==> flow/design.v <==
`timescale 1ns / 1ps
module UAT(
    input c_in,
    input [1:0] p,
    input [1:0] g,
    output P, G,
    output [1:0] c_out
    );
    assign c_out[0] = g[0] | (p[0] & c_in);
    assign c_out[1] = g[1] | (p[1] & g[0]) | (p[1] & p[0] & c_in);
    assign P = p[1] & p[0];
    assign G = g[1] | (p[1] & g[0]);
endmodule
`timescale 1ns / 1ps
module bin2bcd(
    input bin, clk, rst, load,
    output reg [7:0] bcd   
    );  
    integer i;
    reg ci = 0;
    wire P1, P2, G1, G2, C_out1, C_out2;
    reg [3:0] trei = 3;
    wire [7:0] bcd2;
    sum4b s1({bcd[2:0], bin}, trei, ci, bcd2[3:0], P1, G1, C_out1);
    sum4b s2(bcd[6:3], trei, ci, bcd2[7:4], P2, G2, C_out2);
    always @(posedge clk or posedge rst) begin
        if (rst) begin
            bcd = 0;
            i = 0;
        end else begin
            if (load) begin
                bcd = 0;
                i = 0;
            end
            if (i < 7) begin
                bcd = {bcd[6:0], bin};
                if(i < 6 && bcd[3:0] > 4)
                    bcd[3:0] = bcd2[3:0];;
                if(i < 6 && bcd[7:4] > 4)
                    bcd[7:4] = bcd2[7:4];
                i = i + 1;
            end
        end
    end
endmodule
`timescale 1ns / 1ps
module sum1b(
    input a, b,
    input c_in,
    output sum,
    output P, G,
    output c_out
    );
    wire p, g;
    assign p = a ^ b;
    assign g = a & b;
    assign c_out = g | (p & c_in);
    assign P = p;
    assign G = g;
    assign sum = c_in ^ p;
endmodule
`timescale 1ns / 1ps
module sum2b(
    input[1:0] A, B,
    input c_in,
    output[1:0] sum,
    output P, G,
    output c_out
    );
    wire [1:0] p, g, c;
    sum1b s1(A[0], B[0], c_in, sum[0], p[0], g[0]);
    sum1b s2(A[1], B[1], c[0], sum[1], p[1], g[1]);
    UAT uat(c_in, p, g, P, G, c);
    assign c_out = c[1];
endmodule
`timescale 1ns / 1ps
module sum4b(
    input[3:0] A, B,
    input c_in,
    output[3:0] sum,
    output P, G,
    output c_out
    );
    wire [1:0] p, g, c;
    sum2b s1(A[1:0], B[1:0], c_in, sum[1:0], p[0], g[0]);
    sum2b s2(A[3:2], B[3:2], c[0], sum[3:2], p[1], g[1]);
    UAT uat(c_in, p, g, P, G, c);
    assign c_out = c[1];
endmodule
## Step by step through the tools: bin2bcd

Tool output for the design above, in the order of the flow.
Line numbers count from 1 in the design file above.
Cell names lack the library's common part.
Not given: --

- Top module: bin2bcd
- Clock port: clk
- Cell library: sky130hd
- Timing corner: tt_025C_1v80

## Elaborated design

Yosys after proc, flatten, opt, wreduce and memory -nomap, before mapping. Memory bits, and registers merged into a memory's read port (data or address), are not among the register bits. Print and check cells are not counted. Equal cells are merged and count once.

- Add/subtract/negate cells: 1
- Muxes and demuxes: 7
- Reduce/logical cells: 3
- $lt $le $gt $ge: 4
- Bitwise logic cells: 16

Operator list:

| kind | number |
|---|---|
| < comparator 32 x 4 -> 1 bit with constant B | 2 |
| two-way mux 32 bit | 2 |
| adder 32 x 2 -> 32 bit with constant B | 1 |
| two-way mux 4 bit | 4 |
| greater-than comparator 4 x 3 -> 1 bit with constant B | 2 |
| two-way mux 8 bit | 1 |
| bitwise XOR 1 bit | 6 |
| bitwise AND 1 bit | 4 |
| NOT 1 bit | 4 |
| OR 1 bit | 2 |
| logical AND 1 bit | 2 |
| nonzero test 2 bit | 1 |

- Register bits after elaboration: 40
- Bits of input ports: 4
- Cells after elaboration: 34

## Longest topological paths

Yosys ltp: most cells in a row. Word level: on the elaborated netlist, between registers, memories and ports. Mapped: between sequential cells and ports; inverters and the memories' decode and read muxes count.

- Depth in word-level cells: 7
- ABC_AREA: 1
- Mapped depth: 15
- Gate-level depth less buffers: 13

## After synthesis

Yosys stat after the flow's synthesis: flattened, memories mapped to cells. It holds for the ABC_AREA given above (unset counts as 0); a run with the other value may have another netlist.

- Chip area (Yosys): 2,803.9 um2
- Flip-flop cells: 40
- Sequential area: 1,001.0 um2
- Mapped cells: 426
- Buffers: 18

Cell types:

| type | number | area in all (um2) |
|---|---|---|
| dfrtp_1 | 40 | 1,000.96 |
| nand2_1 | 165 | 619.344 |
| nand3_1 | 39 | 195.187 |
| nor2_1 | 49 | 183.926 |
| inv_1 | 47 | 176.419 |
| xor2_1 | 16 | 140.134 |
| buf_4 | 11 | 82.579 |
| ha_1 | 5 | 62.56 |
| nand4_1 | 10 | 62.56 |
| nor3_1 | 8 | 40.038 |
| buf_6 | 3 | 33.782 |
| nor3_2 | 3 | 30.029 |
| o21ai_1 | 6 | 30.029 |
| xnor2_1 | 3 | 26.275 |
| o21ai_0 | 5 | 25.024 |
| nand3b_1 | 3 | 22.522 |
| buf_2 | 4 | 20.019 |
| nor2_2 | 3 | 18.768 |

Other cell types: 5; their cells: 6.

## Timing after synthesis

Source: OpenSTA report_checks on the synthesized netlist (no wires, ideal clock, input and output delay 20% of the period each), path of least setup slack; recovery checks are left aside. Register names are those of the netlist, which keeps one name where synthesis merged equal registers.

- Kind: input to register
- From: input port load
- To: register i[24]
- Path slack: 2,109 ps
- Data arrival time: 2,264 ps
- Driving pins on the path: 12
- Delay of the path: 1,483 ps
- Launch time at the first pin: 898 ps
- Clock period: 4,490 ps
- Library setup time: 117 ps
- Period reached after synthesis: 2,381 ps

"delay of the path" is the arrival time less input delay plus setup time.
"driving pins on the path": output pins that drive a net of the path, with the launching flip-flop's if there is one; two outputs of one cell count as two.
"period reached after synthesis" is the clock period less the worst setup slack; recovery checks do not enter. This is arithmetic on one report: input and output delays are still those of the set period (20% each).
Between the ends stands the longest chain of elaborated cells between them, by number of cells; it is not shown to be the way that was timed. Of several equally long chains one is given.
A line is the first line of the expression or statement that the cell stems from. Yosys adds cells for indexed reads and writes and turns some case tables into memories.
At most two assigning lines are given for a register; there are more.

- Cell sequence: buf_2 nor2_1 ha_1 nand3_1 inv_1 nand2_1 nor2_2 nand2_1 nor3_2 nand3_1 nand2_1 nand2_1
- Length of the longest elaborated chain: 3
- Elaborated cells between the ends (all ways): 4
- RTL lines with such cells: 3
- Classes of those cells: 1 x add/sub; 1 x compare; 2 x mux

RTL lines, path after synthesis:

| what | line | source |
|---|---|---|
| from (decl) | 16 | `input bin, clk, rst, load,` |
| two-way mux 32 bit | 31 | `if (load) begin` |
| adder 32 x 2 -> 32 bit | 41 | `i = i + 1;` |
| two-way mux 32 bit | 35 | `if (i < 7) begin` |
| to (assign) | 33 | `i = 0;` |
| to (assign) | 41 |  |
| to (decl) | 19 | `integer i;` |

## Worst path after layout

From the final timing report of flow run 2: the path of least setup slack in the routed layout; clock arrival at registers is part of the times.
The path's times are printed in steps of 10 ps; the period is the one set.

- Kind: input to register
- From: input port load
- To: register i[3]
- Launch time at the first pin: 920 ps
- Path slack: 1,150 ps
- Driving pins on the path: 12
- Clock period: 4,580 ps
- Data arrival time: 3,620 ps
- Library setup time: 110 ps

Between the ends stands the longest chain of elaborated cells between them, by number of cells; it is not shown to be the way that was timed. Of several equally long chains one is given.
At most two assigning lines are given for a register; there are more.

- Cell sequence: clkdlybuf4s50_1 inv_2 nand2_1 nand2_1 nor2_1 nand2_1 nor2_1 nand2_1 nand2_2 buf_4 nand2_1 xor2_1
- Length of the longest elaborated chain: 3
- Elaborated cells between the ends (all ways): 4
- RTL lines with such cells: 3
- Classes of those cells: 1 x add/sub; 1 x compare; 2 x mux

RTL lines, path post-layout:

| what | line | source |
|---|---|---|
| from (decl) | 16 | `input bin, clk, rst, load,` |
| two-way mux 32 bit | 31 | `if (load) begin` |
| adder 32 x 2 -> 32 bit | 41 | `i = i + 1;` |
| two-way mux 32 bit | 35 | `if (i < 7) begin` |
| to (assign) | 33 | `i = 0;` |
| to (assign) | 41 |  |
| to (decl) | 19 | `integer i;` |

Subject: bin2bcd on sky130hd, stored results

Hello all,

Module bin2bcd, platform sky130hd: 2 stored runs of the flow (Yosys, OpenROAD) with differing settings, in no particular order. Input and output delays are each 20% of the period that was set; the output load is 0.01 pF.
"achieved clock period" means the clock period less the worst setup slack. The figure is calculated, with input and output delays left at 20% of the set period.
"total power of the final layout" is the tool's figure for a default switching activity; nothing was simulated.
A setting shown as - is not set for that run.
Results: - = not shown.

| item | flow run 1 | flow run 2 |
|---|---|---|
| period_ns | 2.86 | 4.58 |
| CORE_UTILIZATION | 69 | 37 |
| PLACE_DENSITY | 0.92 | 0.47 |
| CORE_ASPECT_RATIO | 0.51 | 0.8 |
| CORE_MARGIN | 6 | 2 |
| CELL_PAD_IN_SITES_GLOBAL_PLACEMENT | 2 | 2 |
| TNS_END_PERCENT | 85 | - |
| ABC_AREA | 0 | 1 |
| GPL_ROUTABILITY_DRIVEN | 0 | 1 |
| SLEW_MARGIN | 0 | 20 |
| CAP_MARGIN | 20 | 20 |
| SETUP_SLACK_MARGIN | - | 0.41 |
| MIN_ROUTING_LAYER | - | met2 |
| MAX_ROUTING_LAYER | - | met4 |
| final worst hold slack (ps) | - | 485 |
| die footprint (um2) | - | 8,294.9 |
| total power of the final layout (mW) | - | 0.9012 |
| mapped cell area after synthesis (um2) | - | 2,803.9 |
| setup slack of the worst path (ps) | - | 1,146 |
| utilization after layout (%) | - | 41.0 |
| achieved clock period (ps) | - | 3,434 |

Flow run 1: stopped before the end: placement reported GPL-0301

Thanks
